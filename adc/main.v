==> flow/design.v <==
`timescale 1 ns / 1 ps
module ADC (
	comparator_in,
	out,
	clk,
	underflow,
	overflow,
	enable
);
	parameter RESOLUTION = 10;
	input wire comparator_in;
	output reg[RESOLUTION-1:0] out;
	input wire clk;
	output reg underflow;
	output reg overflow;
	input wire enable;
	always @ (negedge clk) begin
		if(enable) begin
			if(comparator_in) begin
				if(out>0) begin
					out <= out-1;
					underflow <= 0;
					overflow <= 0;
				end else begin
					underflow <= 1;
					overflow <= 0;
				end 
			end else begin
				if(out<(1<<RESOLUTION)-1) begin
					out <= out+1;
					underflow <= 0;
					overflow <= 0;
				end else begin
					underflow <= 0;
					overflow <= 1;
				end 
			end
		end
	end
endmodule
module HSP17 (
	comparator_in,
	out,
	clk,
	underflow,
	overflow,
	enable
);
parameter RESOLUTION = 24;
parameter CLK_FREQUENCY = 50000000;
output wire [RESOLUTION-1:0] out;
input wire comparator_in;
input wire clk;
output wire underflow;
output wire overflow;
input wire enable;
ADC #(.RESOLUTION(RESOLUTION)) adc_block(
	comparator_in,
	out,
	clk,
	underflow,
	overflow,
	enable
);
endmodule
From RTL to reports: HSP17. Tool output for the design above, in the order of the flow. Lines are those of the file above, counted from 1. Operators: Yosys type, input widths -> output width; for muxes data width and select width s. Cell names lack the library's common part. Not given: -

Top: HSP17. Clock: clk. Standard-cell library: sky130hd. Library corner: tt_025C_1v80.

Word level. Yosys after proc, flatten, opt, wreduce and memory -nomap, before mapping. Memory bits, and registers merged into a memory's read port (data or address), are not among the register bits. Print and check cells are not counted. Equal cells are merged and count once.

Flip-flop bits (word level): 26. For input bits the number is 3. The entry for output and inout bits reads 26. For elaborated cells the number is 15.

Under add/subtract/negate cells stands 2. For order comparisons the number is 2. Eq/ne operators: 1. The entry for mux-type cells reads 5. Reduce/logical cells: 2.

Operators with widths (number): $mux 24 (3); $add 24x1->24 const B (1); $sub 24x1->24 const B (1); $gt 24x1->1 const B (1); $lt 24x24->1 const B (1); $reduce_and 3->1 (1); $ne 2x1->1 const B (1); $reduce_bool 2->1 (1); $mux 1 (2).

Depth. Depth = most cells in a row (Yosys ltp): at word level without a register or memory, in the mapped netlist without a sequential cell, where the memories' decode and read muxes count.

The figure for word-level depth is 3. ABC_AREA: 0. The entry for depth in mapped cells reads 9. For depth with buffers taken out the number is 9.

After synthesis. The flow's flattened synthesis, as Yosys stat reports it; memories are mapped. The netlist is that of the ABC_AREA named above (0 if unset); the other value can give another one. Totals and module areas in this step are rounded.

Cells by type: edfxtp_1 (number 26, area in all 780.749 um^2); ha_1 (number 22, area in all 275.264 um^2); xnor2_1 (number 17, area in all 148.893 um^2); a21oi_1 (number 19, area in all 95.091 um^2); nand3_1 (number 11, area in all 55.053 um^2); nor2_1 (number 14, area in all 52.55 um^2); a31oi_1 (number 8, area in all 50.048 um^2); nand2_1 (number 13, area in all 48.797 um^2); a21o_1 (number 6, area in all 45.043 um^2); nand4_1 (number 7, area in all 43.792 um^2); o21ai_0 (number 8, area in all 40.038 um^2); inv_1 (number 10, area in all 37.536 um^2); xor2_1 (number 4, area in all 35.034 um^2); nor2b_1 (number 5, area in all 31.28 um^2); nor4_1 (number 5, area in all 31.28 um^2); nor3_1 (number 6, area in all 30.029 um^2); o21a_1 (number 4, area in all 30.029 um^2); o31ai_4 (number 1, area in all 21.27 um^2).

Other cell types: 27; their cells: 31.

The entry for mapped cells reads 217. For synthesis area the number is 2100 um^2. The figure for area of sequential cells is 780 um^2. For flip-flops the number is 26. Buffer cells: 4.

The figures by module come from a second, unflattened synthesis with its own total; it is not the netlist above.

For cells (unflattened synthesis) the number is 217. Under area (unflattened synthesis) stands 2100 um^2.

Each row is one instance without its submodules.

By module: ADC (RESOLUTION=24) (times used 1, cells 217, area 2100 um^2, sequential area 780 um^2); HSP17 (times used 1, cells 0, area 0.0 um^2, sequential area 0.0 um^2).

Appendix: measured runs

Flow measurements of HSP17 on sky130hd: 2 stored runs with different settings, listed in no order. Input and output delays are each 20% of the period that was set; the output load is 0.01 pF. "overall power": no workload was simulated; the value follows from the tool's default switching activity. Values from the reports are rounded here.

Files of stored run 1:
==> flow/run.sh <==
#!/bin/bash
# the make line also repeats the synthesis and layout settings of config.mk as NAME=value (left out here)
make -C /OpenROAD-flow-scripts/flow DESIGN_CONFIG=/design/flow/config.mk WORK_HOME=/design/flow/orfs CLKGATE_MAP_FILE= finish
==> flow/config.mk <==
export PLATFORM = sky130hd
export DESIGN_NAME = HSP17
export DESIGN_NICKNAME = HSP17
export VERILOG_FILES = /design/flow/design.v
export SDC_FILE = /design/flow/constraint.sdc
export NUM_CORES = 4
export LEC_CHECK = 0
export CAP_MARGIN = 20
export CORE_MARGIN = 2
export CORE_UTILIZATION = 40
export SLEW_MARGIN = 20
==> flow/constraint.sdc <==
create_clock -name core_clock -period 9.17 [get_ports {clk}]
set_input_delay 1.8340 -clock core_clock [delete_from_list [all_inputs] [get_ports {clk}]]
set_output_delay 1.8340 -clock core_clock [all_outputs]
set_load 0.01 [all_outputs]

Results of stored run 1. The chip area in the Yosys report comes to 2100 um^2. The measured area inside the die boundary is 5900 um^2. The measured area of the standard cells in the finished layout is 2700 um^2. The utilization stands at 0.53. The setup slack of the critical path stands at 350 ps. For the total negative slack the run shows 0 ps. The final worst hold slack is 700 ps. The measured overall power is 1.0 mW.

Files of stored run 2:
==> flow/run.sh <==
#!/bin/bash
# the make line also repeats the synthesis and layout settings of config.mk as NAME=value (left out here)
make -C /OpenROAD-flow-scripts/flow DESIGN_CONFIG=/design/flow/config.mk WORK_HOME=/design/flow/orfs CLKGATE_MAP_FILE= finish
==> flow/config.mk <==
export PLATFORM = sky130hd
export DESIGN_NAME = HSP17
export DESIGN_NICKNAME = HSP17
export VERILOG_FILES = /design/flow/design.v
export SDC_FILE = /design/flow/constraint.sdc
export NUM_CORES = 4
export LEC_CHECK = 0
export CAP_MARGIN = 25
export CORE_MARGIN = 2
export CORE_UTILIZATION = 54
export CTS_CLUSTER_SIZE = 88
export MAX_ROUTING_LAYER = met4
export MIN_ROUTING_LAYER = met2
export PLACE_DENSITY_LB_ADDON = 0.14
export SLEW_MARGIN = 20
==> flow/constraint.sdc <==
create_clock -name core_clock -period 12.4 [get_ports {clk}]
set_input_delay 2.4800 -clock core_clock [delete_from_list [all_inputs] [get_ports {clk}]]
set_output_delay 2.4800 -clock core_clock [all_outputs]
set_load 0.01 [all_outputs]

Results of stored run 2. The chip area in the Yosys report comes to 2100 um^2. The measured area inside the die boundary is 4400 um^2. The measured area of the standard cells in the finished layout is 2600 um^2. The utilization stands at 0.7. The setup slack of the critical path stands at 1200 ps. For the total negative slack the run shows 0 ps. The final worst hold slack is 700 ps. The measured overall power is 0.75 mW.
